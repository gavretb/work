==> flow/design.v <==
module random(
clock,
reset_c,
dchance1,
dchance2,
d_count,
game_s,
Pnum0,
Pnum1,
Pnum2,
Pnum3,
Pnum4,
Pnum5,
Pnum6,
Pnum7,
Pnum8,
Pnum9,
suit0,
suit1,
suit2,
suit3,
suit4,
suit5,
suit6,
suit7,
suit8,
suit9,
Dnum0,
Dnum1
);
input clock;
input reset_c;
input dchance1;
input dchance2;
input [1:0] d_count;
input [1:0] game_s;
output [3:0] Pnum0;
output [3:0] Pnum1;
output [3:0] Pnum2;
output [3:0] Pnum3;
output [3:0] Pnum4;
output [3:0] Pnum5;
output [3:0] Pnum6;
output [3:0] Pnum7;
output [3:0] Pnum8;
output [3:0] Pnum9;
output [2:0] suit0;
output [2:0] suit1;
output [2:0] suit2;
output [2:0] suit3;
output [2:0] suit4;
output [2:0] suit5;
output [2:0] suit6;
output [2:0] suit7;
output [2:0] suit8;
output [2:0] suit9;
output [3:0] Dnum0;
output [3:0] Dnum1;
wire clock;
wire reset_c;
wire dchance1;
wire dchance2;
wire [1:0] d_count;
wire [1:0] game_s;
reg [3:0] Pnum0;
reg [3:0] Pnum1;
reg [3:0] Pnum2;
reg [3:0] Pnum3;
reg [3:0] Pnum4;
reg [3:0] Pnum5;
reg [3:0] Pnum6;
reg [3:0] Pnum7;
reg [3:0] Pnum8;
reg [3:0] Pnum9;
reg [2:0] suit0;
reg [2:0] suit1;
reg [2:0] suit2;
reg [2:0] suit3;
reg [2:0] suit4;
reg [2:0] suit5;
reg [2:0] suit6;
reg [2:0] suit7;
reg [2:0] suit8;
reg [2:0] suit9;
reg [3:0] Dnum0;
reg [3:0] Dnum1;
reg [3:0] rand_n0;
reg [3:0] rand_n1;
reg [3:0] rand_n2;
reg [3:0] rand_n3;
reg [3:0] rand_n4;
reg [3:0] rand_n5;
reg [3:0] rand_n6;
reg [3:0] rand_n7;
reg [3:0] rand_n8;
reg [3:0] rand_n9;
reg [3:0] rand_dn0;
reg [3:0] rand_dn1;
reg [3:0] rand_dn2;
reg [3:0] rand_dn3;
reg [3:0] rand_dn4;
reg [3:0] rand_dn5;
reg [2:0] rand_s0;
reg [2:0] rand_s1;
reg [2:0] rand_s2;
reg [2:0] rand_s3;
reg [2:0] rand_s4;
reg [2:0] rand_s5;
reg [2:0] rand_s6;
reg [2:0] rand_s7;
reg [2:0] rand_s8;
reg [2:0] rand_s9;
reg [7:0] count;
always @(posedge clock or negedge reset_c) begin
	if (~reset_c) begin
		count = 0;
		rand_n0 = 1;
		rand_n1 = 1;
		rand_n2 = 1;
		rand_n3 = 1;
		rand_n4 = 1;
		rand_n5 = 1;
		rand_n6 = 1;
		rand_n7 = 1;
		rand_n8 = 1;
		rand_n9 = 1;
		rand_s0 = 1;
		rand_s1 = 1;
		rand_s2 = 1;
		rand_s3 = 1;
		rand_s4 = 1;
		rand_s5 = 1;
		rand_s6 = 1;
		rand_s7 = 1;
		rand_s8 = 1;
		rand_s9 = 1;
		rand_dn0 = 1;
		rand_dn1 = 1;
		rand_dn2 = 1;
		rand_dn3 = 1;
		rand_dn4 = 1;
		rand_dn5 = 1;
	end
	else if (game_s == 2'b01) begin
		Pnum0 = rand_n0;
		Pnum1 = rand_n1;
		Pnum2 = rand_n2;
		Pnum3 = rand_n3;
		Pnum4 = rand_n4;
		Pnum5 = rand_n5;
		Pnum6 = rand_n6;
		Pnum7 = rand_n7;
		Pnum8 = rand_n8;
		Pnum9 = rand_n9;
		suit0 = rand_s0;
		suit1 = rand_s1;
		suit2 = rand_s2;
		suit3 = rand_s3;
		suit4 = rand_s4;
		suit5 = rand_s5;
		suit6 = rand_s6;
		suit7 = rand_s7;
		suit8 = rand_s8;
		suit9 = rand_s9;
	end
	else if (game_s == 2'b10 && d_count == 2'b0 && dchance1 == 1'b1  ) begin
		Dnum0 = rand_dn0;
		Dnum1 = rand_dn1;
	end
	else if (game_s == 2'b10 && d_count == 2'b01 && dchance2 == 1'b1  ) begin
		Dnum0 = rand_dn2;
		Dnum1 = rand_dn3;
	end
	else if (game_s == 2'b10 && d_count == 2'b10 && dchance2 == 1'b1  ) begin
		Dnum0 = rand_dn4;
		Dnum1 = rand_dn5;
	end
	else begin
		if (count == 8'b11111111) begin
			count = 8'b0;
		end
		count = count + 1'b1;
		rand_n0 = rand_n0 + 1'b1;
		if (rand_n0 == 4'd14) begin
			rand_n0 = 4'b0001;
		end
		if (count % 2 == 0) begin
			rand_n1 = rand_n1 + 1'b1;
		end
		if (rand_n1 == 4'd14) begin
			rand_n1 = 4'b0001;
		end		
		if (count % 3 == 0) begin
			rand_n2 = rand_n2 + 1'b1;
		end
		if (rand_n2 == 4'd14) begin
			rand_n2 = 4'b0001;
		end		
		if (count % 5 == 0) begin
			rand_n3 = rand_n3 + 1'b1;
		end
		if (rand_n3 == 4'd14) begin
			rand_n3 = 4'b0001;
		end		
		if (count % 7 == 0) begin
			rand_n4 = rand_n4 + 1'b1;
		end
		if (rand_n4 == 4'd14) begin
			rand_n4 = 4'b0001;
		end		
		if (count % 11 == 0) begin
			rand_n5 = rand_n5 + 1'b1;
		end
		if (rand_n5 == 4'd14) begin
			rand_n5 = 4'b0001;
		end		
		if (count % 13 == 0) begin
			rand_n6 = rand_n6 + 1'b1;
		end
		if (rand_n6 == 4'd14) begin
			rand_n6 = 4'b0001;
		end		
		if (count % 17 == 0) begin
			rand_n7 = rand_n7 + 1'b1;
		end
		if (rand_n7 == 4'd14) begin
			rand_n7 = 4'b0001;
		end		
		if (count % 19 == 0) begin
			rand_n8 = rand_n8 + 1'b1;
		end
		if (rand_n8 == 4'd14) begin
			rand_n8 = 4'b0001;
		end		
		if (count % 23 == 0) begin
			rand_n9 = rand_n9 + 1'b1;
		end
		if (rand_n9 == 4'd14) begin
			rand_n9 = 4'b0001;
		end		
		rand_s0 = rand_s0 + 1'b1;
		if (rand_s0 == 3'd5) begin
			rand_s0 = 3'b001;
		end		
		if (count % 2 == 0) begin
			rand_s1 = rand_s1 + 1'b1;
		end
		if (rand_s1 == 3'd5) begin
			rand_s1 = 3'b001;
		end		
		if (count % 3 == 0) begin
			rand_s2 = rand_s2 + 1'b1;
		end
		if (rand_s2 == 3'd5) begin
			rand_s2 = 3'b001;
		end		
		if (count % 5 == 0) begin
			rand_s3 = rand_s3 + 1'b1;
		end
		if (rand_s3 == 3'd5) begin
			rand_s3 = 3'b001;
		end		
		if (count % 7 == 0) begin
			rand_s4 = rand_s4 + 1'b1;
		end
		if (rand_s4 == 3'd5) begin
			rand_s4 = 3'b001;
		end		
		if (count % 11 == 0) begin
			rand_s5 = rand_s5 + 1'b1;
		end
		if (rand_s5 == 3'd5) begin
			rand_s5 = 3'b001;
		end		
		if (count % 13 == 0) begin
			rand_s6 = rand_s6 + 1'b1;
		end
		if (rand_s6 == 3'd5) begin
			rand_s6 = 3'b001;
		end		
		if (count % 17 == 0) begin
			rand_s7 = rand_s7 + 1'b1;
		end
		if (rand_s7 == 3'd5) begin
			rand_s7 = 3'b001;
		end		
		if (count % 19 == 0) begin
			rand_s8 = rand_s8 + 1'b1;
		end
		if (rand_s8 == 3'd5) begin
			rand_s8 = 3'b001;
		end		
		if (count % 23 == 0) begin
			rand_s9 = rand_s9 + 1'b1;
		end
		if (rand_s9 == 3'd5) begin
			rand_s9 = 3'b001;
		end		
		rand_dn0 = rand_dn0 + 1'b1;
		if (rand_dn0 == 4'd14) begin
			rand_dn0 = 4'b0001;
		end
		if (count % 2 == 0) begin
			rand_dn1 = rand_dn1 + 1'b1;
		end
		if (rand_dn1 == 4'd14) begin
			rand_dn1 = 4'b0001;
		end		
		if (count % 3 == 0) begin
			rand_dn2 = rand_dn2 + 1'b1;
		end
		if (rand_dn2 == 4'd14) begin
			rand_dn2 = 4'b0001;
		end		
		if (count % 5 == 0) begin
			rand_dn3 = rand_dn3 + 1'b1;
		end
		if (rand_dn3 == 4'd14) begin
			rand_dn3 = 4'b0001;
		end		
		if (count % 7 == 0) begin
			rand_dn4 = rand_dn4 + 1'b1;
		end
		if (rand_dn4 == 4'd14) begin
			rand_dn4 = 4'b0001;
		end		
		if (count % 11 == 0) begin
			rand_dn5 = rand_dn5 + 1'b1;
		end
		if (rand_dn5 == 4'd14) begin
			rand_dn5 = 4'b0001;
		end				
	end
end
endmodule
From RTL to reports: random. The steps from the RTL of random to its reports follow in flow order. Line numbers count from 1 in the design file above. Operators: Yosys type, input widths -> output width; for muxes data width and select width s. Cell names lack the library's common part. A cell with -- has no value.

Top module: random. Clock: clock. Cell library: sky130hd. Corner: tt_025C_1v80.

Word level. Yosys after proc, flatten, opt, wreduce and memory -nomap, before mapping. Memory bits, and registers merged into a memory's read port (data or address), are not among the register bits. Print and check cells are not counted. Equal cells are merged and count once.

The entry for equality and inequality tests reads 31. The entry for div/mod/pow operators reads 8. Muxes and demuxes: 152. The entry for $add $sub $neg reads 27. For bitwise operators the number is 4. Reductions and logical operators: 20.

Operators by type and width (count): $mod 8x5->32 const B (3); $mux 4 (92); $logic_not 32->1 (9); $mod 8x4->32 const B (2); $mod 8x3->32 const B (2); $mux 3 (55); $add 4x1->4 const B (16); $eq 4x4->1 const B (16); $mod 8x2->32 const B (1); $mux 8 (5); $add 3x1->3 const B (10); $eq 3x3->1 const B (10); $add 8x1->8 const B (1); $eq 8x8->1 const B (1); $logic_and 1x1->1 (6); $not 1->1 (4); $eq 2x1->1 const B (2); $eq 2x2->1 const B (2); $reduce_and 4->1 (1); $reduce_and 3->1 (1); $reduce_bool 3->1 (1); $logic_not 2->1 (1); $reduce_and 2->1 (1).

Under cells after elaboration stands 291. The entry for output and inout port bits reads 78. For register bits after elaboration the number is 180. The entry for bits of input ports reads 8.

Depth. Longest topological path by Yosys (ltp), each cell counted once; first at word level (registers and memories cut), then after technology mapping (sequential cells cut; the memories' decode and read muxes count).

The figure for depth after elaboration is 17. For ABC_AREA the number is 0. For mapped depth the number is 48. Under gate-level depth less buffers stands 39.

After synthesis. Source: synth_stat.txt of the flow (Yosys; design flattened, memories mapped). It holds for the ABC_AREA given above (unset counts as 0); a run with the other value may have another netlist. Totals and module areas in this step are rounded.

Cell types: edfxtp_1 (count 78, total area 2.34E+03 um^2); dfrtp_1 (count 76, total area 1.9E+03 um^2); ha_1 (count 77, total area 963.424 um^2); nand2_1 (count 247, total area 927.139 um^2); o21ai_0 (count 183, total area 915.878 um^2); a21oi_1 (count 180, total area 900.864 um^2); nor2_1 (count 210, total area 788.256 um^2); xnor2_1 (count 79, total area 691.914 um^2); dfstp_2 (count 26, total area 683.155 um^2); nand3_1 (count 90, total area 450.432 um^2); mux2i_1 (count 44, total area 440.422 um^2); nor3_1 (count 88, total area 440.422 um^2); xor2_1 (count 40, total area 350.336 um^2); o211ai_1 (count 41, total area 307.795 um^2); clkbuf_1 (count 78, total area 292.781 um^2); mux2_2 (count 24, total area 270.259 um^2); inv_1 (count 69, total area 258.998 um^2); a31oi_1 (count 40, total area 250.24 um^2).

Not listed: further types 102, cells in them 759.

The entry for flip-flops reads 180. For area of sequential cells the number is 4930 um^2. Buffers: 130. The figure for chip area (Yosys) is 19100 um^2. The figure for standard cells after synthesis is 2429.

Path before layout. Path of least setup slack by OpenSTA after synthesis, without wires, with an ideal clock, recovery checks aside; 20% of the period is set as input and as output delay. Where synthesis merged equal registers, the netlist keeps one of their names.

Path type: reg2reg. Start point: reg count[1]. End point: reg rand_dn3[3]. The figure for required time is 10876 ps. Under path buffers stands 7. The figure for period is 11000 ps. For setup slack the number is 1251 ps. The figure for delay of the path is 9749 ps. For time at the first pin the number is 0 ps. For library setup time the number is 124 ps. For stages on the path the number is 47. Under arrival stands 9625 ps. Under synthesis period reached stands 9749 ps.

"delay of the path" = arrival - input delay + setup time. "stages on the path": output pins that drive a net of the path, with the launching flip-flop's if there is one; two outputs of one cell count as two. "synthesis period reached" is the clock period less the worst setup slack; recovery checks do not enter. This is arithmetic on one report: input and output delays are still those of the set period (20% each). The rows between start and end are the longest chain of elaborated cells between them; the timing report does not say that the signal goes this way. Where chains are equally long, one stands for them. A line is the first line of the expression or statement that the cell stems from. Yosys adds cells for indexed reads and writes and turns some case tables into memories. At most two assigning lines are given for a register; there are more.

Path through: dfrtp_1 > ha_1 > and3_1 > buf_6 > a211oi_2 > or2_1 > buf_4 > inv_2 > buf_2 > buf_1 > clkbuf_1 > clkbuf_1 > ha_1 > nand2b_1 > nand2_1 > a21boi_2 > inv_2 > ha_1 > [11 not listed] > inv_1 > a211oi_1 > o31ai_4 > and4bb_4 > and2_1 > buf_4 > xnor2_2 > ha_1 > o22ai_1 > a21oi_1 > o2111ai_1 > o21a_1 > a2111oi_0 > a211oi_1 > a2111o_1 > a221o_1 > mux2_1 > a211o_1. Under cells in the longest elaborated chain stands 16. The figure for elaborated cells on any way between the ends is 16. Classes of those cells: add/sub (1); div (1); eq/ne (2); mux (11); reduce/logical (1).

Ends and longest elaborated chain, after synthesis: start, declared (line 113) `reg [7:0] count;`; start, assigned (line 116) `count = 0;`; start, assigned (line 182) `count = count + 1'b1;`; $eq 8x8->1 (line 179) `if (count == 8'b11111111) begin`; $mux 8 (line 179); $mux 8 (line 174) `else if (game_s == 2'b10 && d_count == 2'b10 && dchance2 == 1'b1 ) begin`; $mux 8 (line 170) `else if (game_s == 2'b10 && d_count == 2'b01 && dchance2 == 1'b1 ) begin`; $mux 8 (line 166) `else if (game_s == 2'b10 && d_count == 2'b0 && dchance1 == 1'b1 ) begin`; $mux 8 (line 144) `else if (game_s == 2'b01) begin`; $add 8x1->8 (line 182); [2 not listed]; $mux 4 (line 315) `if (count % 5 == 0) begin`; $mux 4 (line 174); $mux 4 (line 170); $mux 4 (line 166); $mux 4 (line 144); $eq 4x4->1 (line 318) `if (rand_dn3 == 4'd14) begin`; $mux 4 (line 318); end, assigned (line 316) `rand_dn3 = rand_dn3 + 1'b1;`; end, assigned (line 319) `rand_dn3 = 4'b0001;`; end, declared (line 100) `reg [3:0] rand_dn3;`.

Path in the finished layout. From the final timing report of flow run B: the path of least setup slack in the routed layout; clock arrival at registers is part of the times. The path's times are printed in steps of 10 ps; the period is the one set.

Path type: reg2reg. Start point: reg count[0]. End point: reg rand_dn3[3]. Under path buffers stands 2. For stages on the path the number is 36. For library setup time the number is 110 ps. Under arrival stands 9380 ps. For time at the first pin the number is 460 ps. The figure for period is 10400 ps. For setup slack the number is 1370 ps. The figure for required time is 10750 ps.

The rows between start and end are the longest chain of elaborated cells between them; the timing report does not say that the signal goes this way. Where chains are equally long, one stands for them. At most two assigning lines are given for a register; there are more.

Path through: dfrtp_2 > ha_1 > and3_4 > a211oi_2 > or2_2 > inv_2 > ha_2 > nand2b_1 > nand2_1 > a21boi_4 > inv_2 > ha_1 > nor2_1 > nor4_2 > a221o_1 > o21ai_2 > buf_4 > o41a_1 > o22ai_4 > buf_4 > nand3_2 > nor4_1 > and4bb_4 > and2_4 > xnor2_4 > ha_2 > o22ai_1 > a21oi_1 > o2111ai_1 > o21a_1 > a2111oi_2 > a211oi_1 > a2111o_1 > a221o_2 > mux2_1 > a211o_1. Under cells in the longest elaborated chain stands 16. The figure for elaborated cells on any way between the ends is 16. Classes of those cells: add/sub (1); div (1); eq/ne (2); mux (11); reduce/logical (1).

Ends and longest elaborated chain, post-layout: start, declared (line 113) `reg [7:0] count;`; start, assigned (line 116) `count = 0;`; start, assigned (line 182) `count = count + 1'b1;`; $eq 8x8->1 (line 179) `if (count == 8'b11111111) begin`; $mux 8 (line 179); $mux 8 (line 174) `else if (game_s == 2'b10 && d_count == 2'b10 && dchance2 == 1'b1 ) begin`; $mux 8 (line 170) `else if (game_s == 2'b10 && d_count == 2'b01 && dchance2 == 1'b1 ) begin`; $mux 8 (line 166) `else if (game_s == 2'b10 && d_count == 2'b0 && dchance1 == 1'b1 ) begin`; $mux 8 (line 144) `else if (game_s == 2'b01) begin`; $add 8x1->8 (line 182); [2 not listed]; $mux 4 (line 315) `if (count % 5 == 0) begin`; $mux 4 (line 174); $mux 4 (line 170); $mux 4 (line 166); $mux 4 (line 144); $eq 4x4->1 (line 318) `if (rand_dn3 == 4'd14) begin`; $mux 4 (line 318); end, assigned (line 316) `rand_dn3 = rand_dn3 + 1'b1;`; end, assigned (line 319) `rand_dn3 = 4'b0001;`; end, declared (line 100) `reg [3:0] rand_dn3;`.

random through Yosys and OpenROAD on sky130hd: 2 stored runs, unordered, with their settings and measured results. The constraints put input and output delay at 20% of the set period each and load the outputs with 0.01 pF. "period reached" is the run's clock period less its worst setup slack. It is reckoned from that one timing run; input and output delays stay at 20% of the period that was set. By "time on the worst setup path" is meant the share of the clock period that the worst setup path is allowed (20% is reserved at inputs, 20% at outputs), minus its slack. Clock arrival times at its registers enter into it. "time on the worst setup path" is given in steps of 10 ps. The results are shown rounded.

Flow run A has these settings: period_ns 9.9; CORE_UTILIZATION 46; CORE_ASPECT_RATIO 1.16; CELL_PAD_IN_SITES_DETAIL_PLACEMENT 2; ABC_AREA 0; CTS_CLUSTER_SIZE 46; CTS_CLUSTER_DIAMETER 339; CAP_MARGIN 35; CORE_MARGIN 2; SLEW_MARGIN 20. Outcome: unfinished; error GRT-0232 in routing.

Flow run B has these settings: period_ns 10.4; CORE_UTILIZATION 53; SETUP_SLACK_MARGIN 1.31; PLACE_DENSITY_LB_ADDON 0.06; CORE_ASPECT_RATIO 0.73; CELL_PAD_IN_SITES_DETAIL_PLACEMENT 1; GPL_ROUTABILITY_DRIVEN 1; CTS_CLUSTER_SIZE 15; CTS_CLUSTER_DIAMETER 88; CAP_MARGIN 20; CORE_MARGIN 2; SLEW_MARGIN 20. The setup TNS stands at 0 ps. The die size stands at 37600 um^2. For the worst setup slack after layout the run shows 1370 ps. The measured post-synthesis cell area is 19100 um^2. The measured standard-cell area of the final layout is 21700 um^2. The worst hold slack in the final report is 452 ps. The period reached comes to 9027 ps. For the time on the worst setup path the run shows 9030 ps. Class of the worst setup path: reg2reg.
